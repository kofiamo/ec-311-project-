==> flow/design.v <==
`timescale 1ns / 1ps
module whack_a_mole(
        input clk,
    input reset,
    input button,               
    output reg mole,            
    output reg [3:0] score,     
    output reg [3:0] lives,     
    output reg [2:0] state      
);
reg IDLE = 3'b000;
reg GAMEPLAY = 3'b001;
reg END_SCREEN = 3'b010;
reg [28:0] mole_timer;         
reg [28:0] hammer_timer;       
reg button_prev;              
reg [7:0] blink_counter;      
reg [7:0] random_num;         
always @(posedge clk or posedge reset) begin
    if (reset) begin
        button_prev <= 0;   
    end else begin
        button_prev <= button;   
    end
end
always @(posedge clk or posedge reset) begin
    if (reset) begin
        state <= IDLE;
        score <= 4'b0000;     
        lives <= 4'b0000;     
        mole <= 0;
        mole_timer <= 0;
        hammer_timer <= 0;
        blink_counter <= 0;   
        button_prev = 0;
    end else begin
        case(state)
            IDLE: begin
                mole <= 0;                           
                mole_timer <= 0;                     
                if (button && !button_prev) begin    
                    score <= 4'b0000;
                    lives <= 4'b0011;
                    mole_timer <= 100_000_000;
                    hammer_timer <=  300_000_000;                  
                    state <= GAMEPLAY;
                end
            end
            GAMEPLAY: begin 
                if (lives == 0) begin
                        state <= 3'b010;   
                end 
                else if (mole_timer > 0) begin
                    mole_timer = mole_timer - 1;
                    if (mole_timer == 0) begin
                        mole <= 1;   
                    end
                end
                else if (hammer_timer > 0 && mole == 1) begin
                    hammer_timer <= hammer_timer - 1; 
                    if (button && !button_prev) begin  
                        score <= score + 1;       
                        mole <= 0;                
                        mole_timer <= 200_000_000;   
                        hammer_timer <=  300_000_000;   
                    end 
                end 
                else if (hammer_timer == 0) begin
                    lives <= lives - 1;  
                    mole <= 0;
                    if (lives == 0) begin
                        state <= END_SCREEN;   
                    end 
                    else begin
                        mole_timer <=  200_000_000;   
                        hammer_timer <=  300_000_000;                 
                    end
                end
            end
            END_SCREEN: begin
                score <= 4'b0000;
                if (button && !button_prev) begin  
                    score <= 4'b0000;
                    lives <= 4'b0011;  
                    mole <= 0;
                    mole_timer <= 0;
                    hammer_timer <= 0;
                    blink_counter <= 0;
                    state <= IDLE;   
                end
            end
        endcase
    end
end
endmodule
# Step by step through the tools: whack_a_mole
# The steps from the RTL of whack_a_mole to its reports follow in flow order.
# Lines are those of the file above, counted from 1.
# Library cell names are shortened.
# A cell with n/a has no value.
# design
top_module	whack_a_mole
clk_port	clk
lib	sky130hd
corner	tt_025C_1v80

# Word-level counts
# Yosys after proc, flatten, opt, wreduce and memory -nomap, before mapping. Memory bits, and registers merged into a memory's read port (data or address), are not among the register bits. Print and check cells are not counted. Equal cells are merged and count once.
# op_classes
n_cmp	2
addsub	4
mux	42
reduce_logical	17
n_eq	8
# ops
cell	n
2-to-1 mux 29 bit	15
subtractor 29 x 1 -> 29 bit with constant B	2
greater-than comparator 29 x 1 -> 1 bit with constant B	2
zero test 29 bit	2
2-to-1 mux 4 bit	14
2-to-1 mux 27 bit	1
AND reduction 6 bit	2
2-to-1 mux 3 bit	4
AND reduction 5 bit	2
nonzero test 2 bit	4
2-to-1 mux 1 bit	8
!= test 2 x 1 -> 1 bit with constant B	3
!= test 2 bit with constant B	2
adder 4 x 1 -> 4 bit with constant B	1
subtractor 4 x 1 -> 4 bit with constant B	1
!= test 4 x 2 -> 1 bit with constant B	1
zero test 4 bit	1
AND reduction 4 bit	1
nonzero test 4 bit	1
== test 3 x 1 -> 1 bit with constant B	1
!= test 3 x 1 -> 1 bit with constant B	1
zero test 3 bit	1
AND reduction 3 bit	1
nonzero test 3 bit	1
logical AND 1 bit	1
# word_totals
word_cells	79
reg_bits	70
inputBits	3
out_inout_bits	12

# Logic depth
# Yosys ltp: most cells in a row. Word level: on the elaborated netlist, between registers, memories and ports. Mapped: between sequential cells and ports; inverters and the memories' decode and read muxes count.
# logic_depth
ltp_word	7
abc_area	0
mapped_depth	12
depth_no_buf	10

# Synthesis result
# Source: synth_stat.txt of the flow (Yosys; design flattened, memories mapped). It holds for the ABC_AREA given above (unset counts as 0); a run with the other value may have another netlist.
# synth_totals
stdcells	477
flip_flops	69
yosys_area_um2	4126.5
sequential_area_um2	1726.7
# types
cell_type	n
dfrtp_1	69
nor2_1	54
xor2_1	19
nand2_1	42
o21ai_0	31
a21oi_1	27
nor3_1	23
xnor2_1	12
nor4_1	15
nand3_1	18
ha_1	7
nand4_1	14
o22a_1	9
o31ai_1	9
a31oi_1	10
clkbuf_1	16
or4_1	8
inv_1	14
# Not listed: further types 38, cells in them 80.

# Worst setup path after synthesis
# Path of least setup slack by OpenSTA after synthesis, without wires, with an ideal clock, recovery checks aside; 20% of the period is set as input and as output delay. Where synthesis merged equal registers, the netlist keeps one of their names.
# synth_path
kind	flip-flop to flip-flop
startpoint	register mole_timer[0]
endpoint	register hammer_timer[12]
stages	12
t_required_ns	2.702
launch_ns	0.000
n_path_buf	2
t_arrival_ns	2.519
path_delay_ns	2.597
path_slack_ns	0.183
period_ns	2.78
synth_period_reached_ns	2.597
# "path_delay_ns" = arrival - input delay + setup time.
# "stages" counts driving pins, that of a launching flip-flop among them; a cell with two outputs on the path counts twice.
# "synth_period_reached_ns" is the clock period less the worst setup slack; recovery checks do not enter. This is arithmetic on one report: input and output delays are still those of the set period (20% each).
# Between the ends stands the longest chain of elaborated cells between them, by number of cells; it is not shown to be the way that was timed. Of several equally long chains one is given.
# A line is the first line of the expression or statement that the cell stems from. Yosys adds cells for indexed reads and writes and turns some case tables into memories.
# At most two assigning lines are given for a register; there are more.
# synth_between
cell_sequence	dfrtp_1 > inv_1 > ha_1 > nor3b_2 > and4_1 > buf_2 > nand4_1 > o21ai_2 > buf_4 > nand4b_1 > or4_1 > a21oi_1
elab_chain_cells	5
cone_cells	7
classes_between	1 x compare; 1 x eq/ne; 4 x mux; 1 x reduce/logical
# synth_rtl
element	line_no	text
start, declared	14	reg [28:0] mole_timer;
start, assigned	32	mole_timer <= 0;
start, assigned	54	mole_timer = mole_timer - 1;
greater-than comparator 29 x 1 -> 1 bit	53	else if (mole_timer > 0) begin
2-to-1 mux 29 bit	53
2-to-1 mux 29 bit	50	if (lives == 0) begin
2-to-1 mux 29 bit x2	37	case(state)
end, assigned	33	hammer_timer <= 0;
end, assigned	60	hammer_timer <= hammer_timer - 1;
end, declared	15	reg [28:0] hammer_timer;

# Timing after layout
# From the final timing report of stored run 1: the path of least setup slack in the routed layout; clock arrival at registers is part of the times.
# layout_path
kind	flip-flop to flip-flop
startpoint	register mole_timer[6]
endpoint	register mole
t_arrival_ns	2.90
n_path_buf	0
launch_ns	0.34
path_slack_ns	-0.98
period_ns	1.66
t_required_ns	1.92
stages	8
# Between the ends stands the longest chain of elaborated cells between them, by number of cells; it is not shown to be the way that was timed. Of several equally long chains one is given.
# At most two assigning lines are given for a register; there are more.
# layout_between
cell_sequence	dfrtp_2 > or4_4 > or3_4 > o31ai_1 > or3b_4 > a211oi_4 > a41oi_2 > a211oi_2
elab_chain_cells	7
cone_cells	12
classes_between	1 x add/sub; 1 x compare; 2 x eq/ne; 5 x mux; 3 x reduce/logical
# layout_rtl
element	line_no	text
start, declared	14	reg [28:0] mole_timer;
start, assigned	32	mole_timer <= 0;
start, assigned	54	mole_timer = mole_timer - 1;
subtractor 29 x 1 -> 29 bit	54
zero test 29 bit	55	if (mole_timer == 0) begin
2-to-1 mux 1 bit	55
2-to-1 mux 1 bit	53	else if (mole_timer > 0) begin
2-to-1 mux 1 bit	50	if (lives == 0) begin
2-to-1 mux 1 bit x2	37	case(state)
end, assigned	31	mole <= 0;
end, assigned	39	mole <= 0;
end, declared	6	output reg mole,

# Flow measurements of whack_a_mole on sky130hd: 2 stored runs with different settings, listed in no order. Input and output delays are each 20% of the period that was set; the output load is 0.01 pF.
# By "achieved_clock_period_ns" is meant the clock period of the run minus its worst setup slack. This is arithmetic on one report: input and output delays are still those of the set period (20% each).
# "worstPathTime_ns" means the part of the period allowed to the worst setup path (the constraints hold back 20% at inputs and 20% at outputs) less its slack; where the path has registers, the arrival times of their clocks count too.
# "design_power_mw" is the tool's figure for a default switching activity; nothing was simulated.
# Settings: n/a = not set for that run.
setting or result,stored run 1,stored run 2
period_ns,1.66,1.5
CORE_UTILIZATION,19,40
PLACE_DENSITY_LB_ADDON,0.18,n/a
CELL_PAD_IN_SITES_GLOBAL_PLACEMENT,0,n/a
CELL_PAD_IN_SITES_DETAIL_PLACEMENT,0,n/a
GPL_TIMING_DRIVEN,0,n/a
GPL_ROUTABILITY_DRIVEN,0,n/a
CTS_CLUSTER_SIZE,60,n/a
MIN_ROUTING_LAYER,met2,n/a
CAP_MARGIN,20,20
CORE_MARGIN,2,2
SLEW_MARGIN,20,20
synthesis_area_um2,4126.5,4126.5
dieArea_um2,22912.9,11145.0
stdcell_area_um2,6512.5,6935.4
util_pct,30.8,68.1
worstSetupSlack_ns,-0.979,-1.132
timing.setup.tns_ns,-48.797,-54.255
design_power_mw,3.730,3.475
achieved_clock_period_ns,2.639,2.632
worstPathTime_ns,2.64,2.63
worstPathKind,flip-flop to flip-flop,flip-flop to flip-flop
